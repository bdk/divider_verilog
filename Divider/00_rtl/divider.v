==> flow/design.v <==
`timescale 10ns / 100ps
module divider #
(
    parameter   DIVIDEND_BITDEPTH   = (8'd16                                      )  ,        
    parameter   DIVISOR_BITDEPTH    = (8'd16                                      )   ,
    parameter   DIVIDER_DIV         = (8'd2)        ,        
    parameter   DIVIDER_COUNT       = ((8'd16                                      ) / (8'd2)  )      ,        
    parameter   DIVIDER_REMAIN      = ((8'd16                                      ) % (8'd2)  )              
)(
    input                           i_rstn          ,
    input                           i_sclk          ,
    input                           i_input_valid   ,
    input   [DIVIDEND_BITDEPTH-1:0] i_dividend      ,
    input   [ DIVISOR_BITDEPTH-1:0] i_divisor       ,
    output                          o_output_valid  ,
    output  [DIVIDEND_BITDEPTH-1:0] o_quotient      ,
    output  [DIVIDEND_BITDEPTH-1:0] o_remainder     
);
    reg     [DIVIDER_COUNT-1:0]     r_input_valid_d;
    wire    w_vld_upd   =   i_input_valid || (|r_input_valid_d);
    always @(posedge i_sclk or negedge i_rstn) 
         if (!i_rstn)   r_input_valid_d <= {DIVIDER_COUNT{1'd0}};
    else if (w_vld_upd) r_input_valid_d <= #1 {r_input_valid_d[DIVIDER_COUNT-2:0], i_input_valid};
    wire    [DIVIDEND_BITDEPTH:0]       w_dividend[0:DIVIDEND_BITDEPTH-1]   ;    
    wire    [DIVISOR_BITDEPTH-1:0]      w_divisor[0:DIVIDEND_BITDEPTH-1]    ;    
    wire    [DIVIDEND_BITDEPTH-1:0]     w_quotient                          ;
    wire    [DIVIDEND_BITDEPTH:0]       w_remainder[0:DIVIDEND_BITDEPTH-1]  ;    
    reg     [DIVIDEND_BITDEPTH:0]       r_dividend[0:DIVIDER_COUNT-1]       ;
    reg     [DIVISOR_BITDEPTH-1:0]      r_divisor[0:DIVIDER_COUNT-1]        ;
    reg     [DIVIDEND_BITDEPTH-1:0]     r_quotient[0:DIVIDER_COUNT-1]       ;
    reg     [DIVIDEND_BITDEPTH:0]       r_remainder[0:DIVIDER_COUNT-1]      ;
    wire    [DIVIDER_COUNT-1:0]         w_div_upd   ;
        assign w_dividend[0]  =   {{(DIVIDEND_BITDEPTH){1'd0}} , i_dividend[DIVIDEND_BITDEPTH-1]}               ; 
        assign w_divisor[0]   =   {{(DIVIDEND_BITDEPTH-DIVISOR_BITDEPTH){1'd0}}, i_divisor}                     ;
        assign w_quotient[1]  =   w_dividend[0] < w_divisor[0] ? 1'd0 : 1'd1                                    ;
        assign w_remainder[0] =   w_quotient[1] ? w_dividend[0] - w_divisor[0] : w_dividend[0]                  ;
        assign w_dividend[1]  =  {w_remainder[0], i_dividend[DIVIDEND_BITDEPTH-2]}                              ;    
        assign w_divisor[1]   =   {{(DIVIDEND_BITDEPTH-DIVISOR_BITDEPTH){1'd0}}, i_divisor}                     ;
        assign w_quotient[0]  =   w_dividend[1] < w_divisor[1] ? 1'd0 : 1'd1                                    ;
        assign w_remainder[1] =   w_quotient[0] ? w_dividend[1] - w_divisor[1] : w_dividend[1]                  ;
    always  @(posedge i_sclk or negedge i_rstn)
        if (!i_rstn) begin
            r_dividend[0]   <=  {(DIVIDEND_BITDEPTH+1){1'd0}}     ;
            r_divisor[0]    <=  {(DIVISOR_BITDEPTH){1'd0}}      ;
            r_quotient[0]   <=  {(DIVIDEND_BITDEPTH){1'd0}}     ;
            r_remainder[0]  <=  {(DIVIDEND_BITDEPTH+1){1'd0}}     ;
        end
    else if(i_input_valid)   begin
            r_dividend[0]   <=  #1 {1'd0, i_dividend[DIVIDEND_BITDEPTH-1-DIVIDER_DIV:0] , {DIVIDER_DIV{1'd0}}}  ;
            r_divisor[0]    <=  #1 w_divisor[0]                                                                 ;
            r_quotient[0]   <=  #1 {{(DIVIDEND_BITDEPTH-DIVIDER_DIV){1'd0}}, w_quotient[DIVIDER_DIV-1:0]}       ;
            r_remainder[0]  <=  #1 w_remainder[DIVIDER_DIV-1]                                                   ;
        end
    genvar i;
    generate for ( i = 0 ; i < DIVIDER_COUNT - 1 ; i=i+1) begin : loop_for_divider
        assign  w_div_upd[i] = r_input_valid_d[i]      ;
        assign w_dividend[(i+1)*DIVIDER_DIV]    = {r_remainder[i], r_dividend[i][DIVIDEND_BITDEPTH-1]}                                                          ;    
        assign w_divisor[(i+1)*DIVIDER_DIV]     = {{(DIVIDEND_BITDEPTH-DIVISOR_BITDEPTH){1'd0}}, r_divisor[i]}                                                  ;
        assign w_quotient[(i+1)*DIVIDER_DIV+1]  = w_dividend[(i+1)*DIVIDER_DIV] < w_divisor[(i+1)*DIVIDER_DIV] ? 1'd0 : 1'd1                                    ;
        assign w_remainder[(i+1)*DIVIDER_DIV]   = w_quotient[(i+1)*DIVIDER_DIV+1] ? w_dividend[(i+1)*DIVIDER_DIV] - w_divisor[(i+1)*DIVIDER_DIV]: 
                                                                                    w_dividend[(i+1)*DIVIDER_DIV]                                               ;
        assign w_dividend[(i+1)*DIVIDER_DIV+1]  = {w_remainder[(i+1)*DIVIDER_DIV], r_dividend[i][DIVIDEND_BITDEPTH-2]}                   ;    
        assign w_divisor[(i+1)*DIVIDER_DIV+1]   = {{(DIVIDEND_BITDEPTH-DIVISOR_BITDEPTH){1'd0}}, r_divisor[i]}                                                  ;
        assign w_quotient[(i+1)*DIVIDER_DIV]    = w_dividend[(i+1)*DIVIDER_DIV+1] < w_divisor[(i+1)*DIVIDER_DIV+1] ? 1'd0 : 1'd1                                ;
        assign w_remainder[(i+1)*DIVIDER_DIV+1] = w_quotient[(i+1)*DIVIDER_DIV] ? w_dividend[(i+1)*DIVIDER_DIV+1] - w_divisor[(i+1)*DIVIDER_DIV+1]: 
                                                                                  w_dividend[(i+1)*DIVIDER_DIV+1]                                               ;
        always  @(posedge i_sclk or negedge i_rstn)
        if (!i_rstn) begin
            r_dividend[i+1]   <=  {(DIVIDEND_BITDEPTH){1'd0}}       ;
            r_divisor[i+1]    <=  {(DIVIDEND_BITDEPTH){1'd0}}       ;
            r_quotient[i+1]   <=  {(DIVIDEND_BITDEPTH){1'd0}}       ;
            r_remainder[i+1]  <=  {(DIVIDEND_BITDEPTH){1'd0}}       ;
        end
        else if(w_div_upd[i])   begin
            r_dividend[i+1]   <=  #1 {r_dividend[i][DIVIDEND_BITDEPTH:0] , {DIVIDER_DIV{1'd0}} }                                                                                          ; 
            r_divisor[i+1]    <=  #1 r_divisor[i]                                                                                                                                           ;
            r_quotient[i+1]   <=  #1 {{(DIVIDEND_BITDEPTH-(i+2)*DIVIDER_DIV){1'd0}}, r_quotient[i][(i+1)*DIVIDER_DIV-1:0], w_quotient[(i+1)*DIVIDER_DIV+DIVIDER_DIV-1:(i+1)*DIVIDER_DIV]}   ;
            r_remainder[i+1]  <=  #1 w_remainder[(i+1)*DIVIDER_DIV+(DIVIDER_DIV-1)]                                                                                                         ;
        end
    end
    endgenerate
    assign          o_output_valid  =   r_input_valid_d[DIVIDER_COUNT-1] ;
    assign          o_quotient      =   r_quotient[DIVIDER_COUNT-1]      ;
    assign          o_remainder     =   r_remainder[DIVIDER_COUNT-1]     ;
endmodule
# Step by step through the tools: divider
# What the tools print for divider, step after step.
# Line numbers count from 1 in the design file above.
# Library cell names are shortened.
# The mark n/a stands for no value.
# design
design,divider
clk_port,i_sclk
library,sky130hd
lib_corner,tt_025C_1v80

# Word level
# Yosys after proc, flatten, opt, wreduce and memory -nomap, before mapping. Enables and synchronous resets that opt folds into registers are not counted as muxes. Print and check cells are not counted. Equal cells are merged and count once.
# bits
output_inout_bits,33
inputBits,35
ff_bits,376
word_cells,97
# op_classes
compare,16
muxes,32
n_addsub,16
reduce_and_logical,2
# op_table
cell,count
two-way mux 16 bit,16
< comparator 17 x 16 -> 1 bit,15
subtractor 16 bit,15
subtractor 1 x 16 -> 16 bit,1
< comparator 1 x 16 -> 1 bit,1
two-way mux 1 bit,16
OR reduction 8 bit,1
logical OR 1 bit,1

# Longest topological paths
# Longest topological path by Yosys (ltp), each cell counted once; first at word level (registers and memories cut), then after technology mapping (sequential cells cut; the memories' decode and read muxes count).
# depth
ltp_word,4
ABC_AREA,1
mapped_depth,28
ltp_nobuf,26

# Mapped cells and area
# Source: synth_stat.txt of the flow (Yosys; design flattened, memories mapped). It holds for the ABC_AREA given above (unset counts as 0); a run with the other value may have another netlist.
# types
type,count,type_area_um2
dfrtp_1,376,9.41E+03
nand2_1,1521,5.71E+03
ha_1,242,3.03E+03
inv_1,565,2.12E+03
nand3_1,371,1.86E+03
o21ai_0,236,1.18E+03
a21oi_1,189,945.907
nand4_1,134,838.304
xor2_1,95,832.048
nor2_1,177,664.387
xnor2_1,57,499.229
clkbuf_1,82,307.795
fa_1,15,300.288
nand3b_1,38,285.274
nand2_2,40,250.24
o21ai_1,43,215.206
nor2_4,18,202.694
nand3_2,17,170.163
# Not listed: further types 33, cells in them 209.
# synth_totals
ff_cells,376
sequential_area_um2,9409.0
yosys_area_um2,30415.4
buf_cells,129
cell_count,4425

# Timing after synthesis
# OpenSTA on the mapped netlist: ideal clock, no wires. The path of least setup slack (recovery checks aside). Input and output delay are each 20% of the period. Register names are those of the netlist, which keeps one name where synthesis merged equal registers.
# synth_path
path_type,input port to flip-flop
from,input port i_dividend[15]
to,register r_remainder[0][9]
n_path_buf,0
delay_ns,2.574
setup_ns,0.132
tclk_ns,7.27
in_delay_ns,1.454
t_arrival_ns,3.896
driving_pins,20
t_first_pin_ns,1.454
setup_slack_ns,3.242
synth_period_reached_ns,4.028
# "delay_ns" is the arrival time less input delay plus setup time.
# "driving_pins": output pins that drive a net of the path, with the launching flip-flop's if there is one; two outputs of one cell count as two.
# "synth_period_reached_ns" is the clock period less the worst setup slack; recovery checks do not enter. This is arithmetic on one report: input and output delays are still those of the set period (20% each).
# The rows between start and end are the longest chain of elaborated cells between them; the timing report does not say that the signal goes this way. Where chains are equally long, one stands for them.
# Each line given opens the expression or statement behind the cell; cells for indexed reads and writes are added by Yosys, which also makes memories of some case tables.
# synth_via
path_cell_list,inv_1 ha_1 inv_1 ha_1 nand4_1 nor4_1 nand2_1 o21ai_0 inv_1 ha_1 nand2_1 nand2_1 a21oi_1 o21bai_1 nand3_1 nand2_1 nand2_1 nand2_4 nand2_4 o22ai_1
elab_chain_cells,4
cone_cells,6
cone_classes,2 x add/sub; 2 x compare; 2 x mux
# synth_rtl
item,line,rtl
start: declaration,13,"input   [DIVIDEND_BITDEPTH-1:0] i_dividend      ,"
subtractor 1 x 16 -> 16 bit,36,assign w_remainder[0] =   w_quotient[1] ? w_dividend[0] - w_divisor[0] : w_dividend[0]                  ;
two-way mux 16 bit,36,
subtractor 16 bit,40,assign w_remainder[1] =   w_quotient[0] ? w_dividend[1] - w_divisor[1] : w_dividend[1]                  ;
two-way mux 16 bit,40,
end: assignment,46,r_remainder[0]  <=  {(DIVIDEND_BITDEPTH+1){1'd0}}     ;
end: assignment,52,r_remainder[0]  <=  #1 w_remainder[DIVIDER_DIV-1]                                                   ;

# Worst path after layout
# Path of least setup slack in the final report of record 1 (OpenROAD, finished layout, wires in). Where an end is a register, its clock arrival counts in the times.
# layout_path
path_type,flip-flop to flip-flop
from,register r_divisor[5][15]
to,register r_remainder[6][6]
setup_ns,0.02
t_first_pin_ns,0.63
setup_slack_ns,0.89
tclk_ns,4.65
n_path_buf,2
driving_pins,21
t_arrival_ns,4.34
# The rows between start and end are the longest chain of elaborated cells between them; the timing report does not say that the signal goes this way. Where chains are equally long, one stands for them.
# layout_via
path_cell_list,dfrtp_1 inv_1 ha_1 inv_1 nor2_1 nand2_4 nor2_8 nand3b_4 nand3_4 buf_4 nand3_1 nand2_1 ha_1 a21oi_1 o21ai_0 a21oi_1 nand2_2 nand2_4 buf_6 nand4_1 nand3_1
elab_chain_cells,4
cone_cells,6
cone_classes,2 x add/sub; 2 x compare; 2 x mux
# layout_rtl
item,line,rtl
start: declaration,29,reg     [DIVISOR_BITDEPTH-1:0]      r_divisor[0:DIVIDER_COUNT-1]        ;
start: assignment,70,r_divisor[i+1]    <=  {(DIVIDEND_BITDEPTH){1'd0}}       ;
start: assignment,76,r_divisor[i+1]    <=  #1 r_divisor[i] ...
< comparator 17 x 16 -> 1 bit,59,assign w_quotient[(i+1)*DIVIDER_DIV+1]  = w_dividend[(i+1)*DIVIDER_DIV] < w_divisor[(i+1)*DIVIDER_DIV] ? 1'd0 ...
two-way mux 16 bit,60,assign w_remainder[(i+1)*DIVIDER_DIV]   = w_quotient[(i+1)*DIVIDER_DIV+1] ? w_dividend[(i+1)*DIVIDER_DIV] - w_ ...
subtractor 16 bit,65,assign w_remainder[(i+1)*DIVIDER_DIV+1] = w_quotient[(i+1)*DIVIDER_DIV] ? w_dividend[(i+1)*DIVIDER_DIV+1] - w_ ...
two-way mux 16 bit,65,
end: assignment,72,r_remainder[i+1]  <=  {(DIVIDEND_BITDEPTH){1'd0}}       ;
end: assignment,78,r_remainder[i+1]  <=  #1 w_remainder[(i+1)*DIVIDER_DIV+(DIVIDER_DIV-1)] ...

# Record of 2 stored runs of the RTL-to-layout flow on divider, platform sky130hd. The runs are unordered. Constraints: input delay and output delay 20% of the set period each, output load 0.01 pF.
# "achieved_clock_period_ns" = clock period - worst setup slack. The figure is calculated, with input and output delays left at 20% of the set period.
# Among the settings, . means not set for that run.
# A result given as . is not shown for that run.
name,record 1,record 2
period_ns,4.65,7.83
CORE_UTILIZATION,39,38
SETUP_SLACK_MARGIN,0.71,2.11
PLACE_DENSITY_LB_ADDON,0.21,.
HOLD_SLACK_MARGIN,0.2,.
CORE_MARGIN,6,10
CELL_PAD_IN_SITES_GLOBAL_PLACEMENT,2,.
TNS_END_PERCENT,70,.
ABC_AREA,1,1
GPL_TIMING_DRIVEN,1,.
CTS_CLUSTER_SIZE,91,80
CTS_CLUSTER_DIAMETER,350,.
MIN_ROUTING_LAYER,met1,.
CAP_MARGIN,20,20
SLEW_MARGIN,20,25
PLACE_DENSITY,.,0.6
CORE_ASPECT_RATIO,.,1.24
CELL_PAD_IN_SITES_DETAIL_PLACEMENT,.,2
GPL_ROUTABILITY_DRIVEN,.,0
MAX_ROUTING_LAYER,.,met5
achieved_clock_period_ns,3.757,.
final_util_pct,44.2,.
die_um2,84835.3,.
final_setup_ws_ns,0.893,.
final_setup_tns_ns,0.000,.
synthesis_area_um2,30415.4,.
# Record 2: did not finish, routing stopped with GRT-0232
